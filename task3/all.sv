==> flow/design.v <==
module f1_fsm(
    input logic clk,
    input logic rst,
    input logic en,
    output logic [8:1] data_out
);
    typedef enum { S0,S1,S2,S3,S4,S5,S6,S7,S8 } my_state;
    my_state current_state, next_state;
    always_ff @(posedge clk) begin
        if (rst) current_state <= S0;
        else if (en)  current_state <=next_state;
    end
    always_comb
        case(current_state)
            S0: next_state = S1; 
            S1: next_state = S2; 
            S2: next_state = S3; 
            S3: next_state = S4; 
            S4: next_state = S5; 
            S5: next_state = S6;
            S6: next_state = S7;
            S7: next_state = S8;
            S8: next_state = S0;
            default: next_state = S0;
        endcase
    always_comb
        case(current_state)
            S0: data_out={8'b0};
            S1: data_out={8'b1};
            S2: data_out={8'b11};
            S3: data_out={8'b111};
            S4: data_out={8'b1111};
            S5: data_out={8'b11111};
            S6: data_out={8'b111111};
            S7: data_out={8'b1111111};
            S8: data_out={8'b11111111};
            default: data_out = {8'b0};
        endcase
endmodule
module all #(
    parameter WIDTH=16
)(
    input logic clk,
    input logic rst,
    input logic en,
    input logic [WIDTH-1:0] N,
    output logic [8:1] data_out
);
    logic tick;
clktick clktick(
    .clk(clk),
    .en(en),
    .rst(rst),
    .N(N),
    .tick(tick)
);
f1_fsm f1(
    .clk(clk),
    .en(tick),
    .rst(rst),
    .data_out(data_out)
);
endmodule
module clktick #(
	parameter WIDTH = 16
)(
  input  logic             clk,       
  input  logic             rst,       
  input  logic             en,        
  input  logic [WIDTH-1:0] N,     	  
  output logic  		       tick       
);
logic [WIDTH-1:0] count;
always_ff @ (posedge clk)
    if (rst) begin
        tick <= 1'b0;
        count <= N;  
        end
    else if (en) begin
	    if (count == 0) begin
		    tick <= 1'b1;
		    count <= N;
	        end
	    else begin
		    tick <= 1'b0;
		    count <= count - 1'b1;
	        end
        end
endmodule
**From RTL to reports: all**

Tool output for the design above, in the order of the flow.
Lines are those of the file above, counted from 1.
Operators carry their Yosys type and port widths (W data, S select, Z words).
Cell names lack the library's common part.
The mark -- stands for no value.

- Top: all
- Clock input: clk
- Library: sky130hd
- Corner: tt_025C_1v80

**Word-level counts**

Yosys after proc, flatten, opt, wreduce and memory -nomap, before mapping. Print and check cells are not counted.
Yosys's memory passes give these memory sizes; they may raise the number of words (mostly to a power of two), join words into wider ones and drop unused or constant bits.

- Add/subtract/negate cells: 1
- Multipliers: 0
- Div/mod/pow operators: 0
- $lt $le $gt $ge: 0
- Equality and inequality tests: 0
- Shifts and indexed selects: 0
- Mux-type cells: 10
- Bitwise logic cells: 0
- Reductions and logical operators: 3

Operators by type and width:

| kind | number |
|---|---|
| $mux W16 | 3 |
| $mux W32 | 1 |
| $logic_not A28 Y1 | 1 |
| $sub A16 B1 Y16 const B | 1 |
| $logic_not A16 Y1 | 1 |
| $mux W4 | 4 |
| $mux W8 | 1 |
| $reduce_bool A2 Y1 | 1 |
| $mux W1 | 1 |

- Flip-flop bits (word level): 49
- Bits in latches: 0
- Bits in writable memories: 0
- Memory bits (read-only): 192
- Word width x clocked read ports: 12
- Memory cells: 2

Memories:

| name | words | bits a word | rd ports | wr ports | RTL line | text |
|---|---|---|---|---|---|---|
| (name not given) | 16 | 8 | 1 | 0 | 27 | `case(current_state)` |
| (name not given) | 16 | 4 | 1 | 0 | 14 | `case(current_state)` |

**Logic depth**

Yosys ltp: most cells in a row. Word level: on the elaborated netlist, between registers, memories and ports. Mapped: between sequential cells and ports; inverters and the memories' decode and read muxes count.

- Depth after elaboration: 4
- ABC_AREA: 1
- Depth in mapped cells: 10
- Gate-level depth less buffers: 9

**After synthesis**

The flow's flattened synthesis, as Yosys stat reports it; memories are mapped. The netlist is that of the ABC_AREA named above (0 if unset); the other value can give another one.
Totals and module areas in this step are rounded.

Cells by type:

| type | number | area in all (um2) |
|---|---|---|
| edfxtp_1 | 16 | 480.461 |
| dfxtp_1 | 17 | 340.326 |
| nand2_1 | 69 | 258.998 |
| nor2_1 | 49 | 183.926 |
| inv_1 | 24 | 90.086 |
| ha_1 | 5 | 62.56 |
| nand3_1 | 10 | 50.048 |
| a21oi_1 | 9 | 45.043 |
| o21ai_0 | 9 | 45.043 |
| xnor2_1 | 4 | 35.034 |
| nor2_2 | 4 | 25.024 |
| buf_6 | 2 | 22.522 |
| nor2_4 | 2 | 22.522 |
| nor3_1 | 4 | 20.019 |
| nand3_4 | 1 | 17.517 |
| nand3b_1 | 2 | 15.014 |
| o21bai_1 | 2 | 15.014 |
| nand2_2 | 2 | 12.512 |

Other cell types: 8; their cells: 10.

- Cell count: 241
- Synthesis area: 1799 um2
- Area of sequential cells: 820.8 um2
- Flip-flop cells: 33

**Worst setup path after synthesis**

Path of least setup slack by OpenSTA after synthesis, without wires, with an ideal clock, recovery checks aside; 20% of the period is set as input and as output delay. Where synthesis merged equal registers, the netlist keeps one of their names.

- Kind: input to register
- Start: input rst
- End: register (no name shown)
- Clock period: 2610 ps
- External input delay: 522 ps
- Launch time at the first pin: 522 ps
- Data arrival time: 1660 ps
- Path slack: 824 ps
- Path delay: 1264 ps
- Stages: 8
- Synthesis period reached: 1786 ps

"path delay" = arrival - input delay + setup time.
"stages" counts driving pins, that of a launching flip-flop among them; a cell with two outputs on the path counts twice.
"synthesis period reached" is the clock period less the worst setup slack; recovery checks do not enter. This is arithmetic on one report: input and output delays are still those of the set period (20% each).

- Cell sequence: buf_2 > nor3_1 > inv_1 > ha_1 > nand2_2 > nor2_4 > nor2_2 > o21ai_0

RTL lines, path post-synthesis:

| what | RTL line | text |
|---|---|---|
| start: declaration | 44 | `input logic rst,` |

Chain of elaborated cells between the ends: none given.

**Path in the finished layout**

From the final timing report of job 1: the path of least setup slack in the routed layout; clock arrival at registers is part of the times.
The path's times are printed in steps of 10 ps; the period is the one set.

- Kind: register to register
- Start: register clktick.count[5]
- End: register clktick.count[9]
- Clock period: 1600 ps
- Launch time at the first pin: 280 ps
- Data arrival time: 1620 ps
- Path slack: 20 ps
- Stages: 8

Between the ends stands the longest chain of elaborated cells between them, by number of cells; it is not shown to be the way that was timed. Of several equally long chains one is given.
A line is the first line of the expression or statement that the cell stems from. Yosys adds cells for indexed reads and writes and turns some case tables into memories.
At most two assigning lines are given for a register; there are more.

- Cell sequence: edfxtp_1 > nor2_2 > nand2_2 > nor2_4 > nand3_4 > buf_8 > a21oi_1 > nor2_1
- Cells in the longest elaborated chain: 4
- Elaborated cells between the ends (all ways): 5

RTL lines, path post-layout:

| what | RTL line | text |
|---|---|---|
| start: declaration | 73 | `logic [WIDTH-1:0] count;` |
| start: assignment | 77 | `count <= N;` |
| start: assignment | 86 | `count <= count - 1'b1;` |
| $sub A16 B1 Y16 | 86 |  |
| $mux W16 | 80 | `if (count == 0) begin` |
| $mux W16 | 79 | `else if (en) begin` |
| $mux W16 | 75 | `if (rst) begin` |
| end: assignment | 77 |  |
| end: assignment | 86 |  |
| end: declaration | 73 |  |

Flow measurements of all on sky130hd: 2 stored runs with different settings, listed in no order. Input and output delays are each 20% of the period that was set; the output load is 0.01 pF.
"period achieved" is the run's clock period less its worst setup slack. It is reckoned from that one timing run; input and output delays stay at 20% of the period that was set.
Results are given in rounded form.

### Job 1

==> flow/run.sh <==
#!/bin/bash
# the make line also repeats the synthesis and layout settings of config.mk as NAME=value (left out here)
make -C /OpenROAD-flow-scripts/flow DESIGN_CONFIG=/design/flow/config.mk WORK_HOME=/design/flow/orfs CLKGATE_MAP_FILE= finish
==> flow/config.mk <==
export PLATFORM = sky130hd
export DESIGN_NAME = all
export DESIGN_NICKNAME = all
export VERILOG_FILES = /design/flow/design.v
export SDC_FILE = /design/flow/constraint.sdc
export NUM_CORES = 4
export LEC_CHECK = 0
export ABC_AREA = 1
export CAP_MARGIN = 20
export CELL_PAD_IN_SITES_GLOBAL_PLACEMENT = 0
export CORE_MARGIN = 2
export CORE_UTILIZATION = 37
export CTS_CLUSTER_DIAMETER = 285
export CTS_CLUSTER_SIZE = 100
export GPL_TIMING_DRIVEN = 1
export MIN_ROUTING_LAYER = met1
export PLACE_DENSITY = 0.43
export SLEW_MARGIN = 20
==> flow/constraint.sdc <==
create_clock -name core_clock -period 1.6 [get_ports {clk}]
set_input_delay 0.3200 -clock core_clock [delete_from_list [all_inputs] [get_ports {clk}]]
set_output_delay 0.3200 -clock core_clock [all_outputs]
set_load 0.01 [all_outputs]

Results of job 1:
- Netlist area reported by Yosys: 1799 um2
- Overall die area: 5437 um2
- Standard-cell area of the final layout: 2684 um2
- Utilization in the final report: 0.572
- Worst slack on setup checks: 19 ps
- Summed negative setup slack: 0 ps
- Worst hold slack in the final report: 484 ps
- Period achieved: 1581 ps

### Job 2

==> flow/run.sh <==
#!/bin/bash
# the make line also repeats the synthesis and layout settings of config.mk as NAME=value (left out here)
make -C /OpenROAD-flow-scripts/flow DESIGN_CONFIG=/design/flow/config.mk WORK_HOME=/design/flow/orfs CLKGATE_MAP_FILE= finish
==> flow/config.mk <==
export PLATFORM = sky130hd
export DESIGN_NAME = all
export DESIGN_NICKNAME = all
export VERILOG_FILES = /design/flow/design.v
export SDC_FILE = /design/flow/constraint.sdc
export NUM_CORES = 4
export LEC_CHECK = 0
export CAP_MARGIN = 20
export CELL_PAD_IN_SITES_GLOBAL_PLACEMENT = 3
export CORE_MARGIN = 2
export CORE_UTILIZATION = 18
export CTS_CLUSTER_SIZE = 72
export GPL_ROUTABILITY_DRIVEN = 1
export HOLD_SLACK_MARGIN = 0.27
export PLACE_DENSITY_LB_ADDON = 0.21
export SETUP_SLACK_MARGIN = -0.13
export SLEW_MARGIN = 20
export TNS_END_PERCENT = 60
==> flow/constraint.sdc <==
create_clock -name core_clock -period 1.89 [get_ports {clk}]
set_input_delay 0.3780 -clock core_clock [delete_from_list [all_inputs] [get_ports {clk}]]
set_output_delay 0.3780 -clock core_clock [all_outputs]
set_load 0.01 [all_outputs]

Results of job 2:
- Netlist area reported by Yosys: 1568 um2
- Overall die area: 9472 um2
- Standard-cell area of the final layout: 2277 um2
- Utilization in the final report: 0.265
- Worst slack on setup checks: 9 ps
- Summed negative setup slack: 0 ps
- Worst hold slack in the final report: 500 ps
- Period achieved: 1881 ps
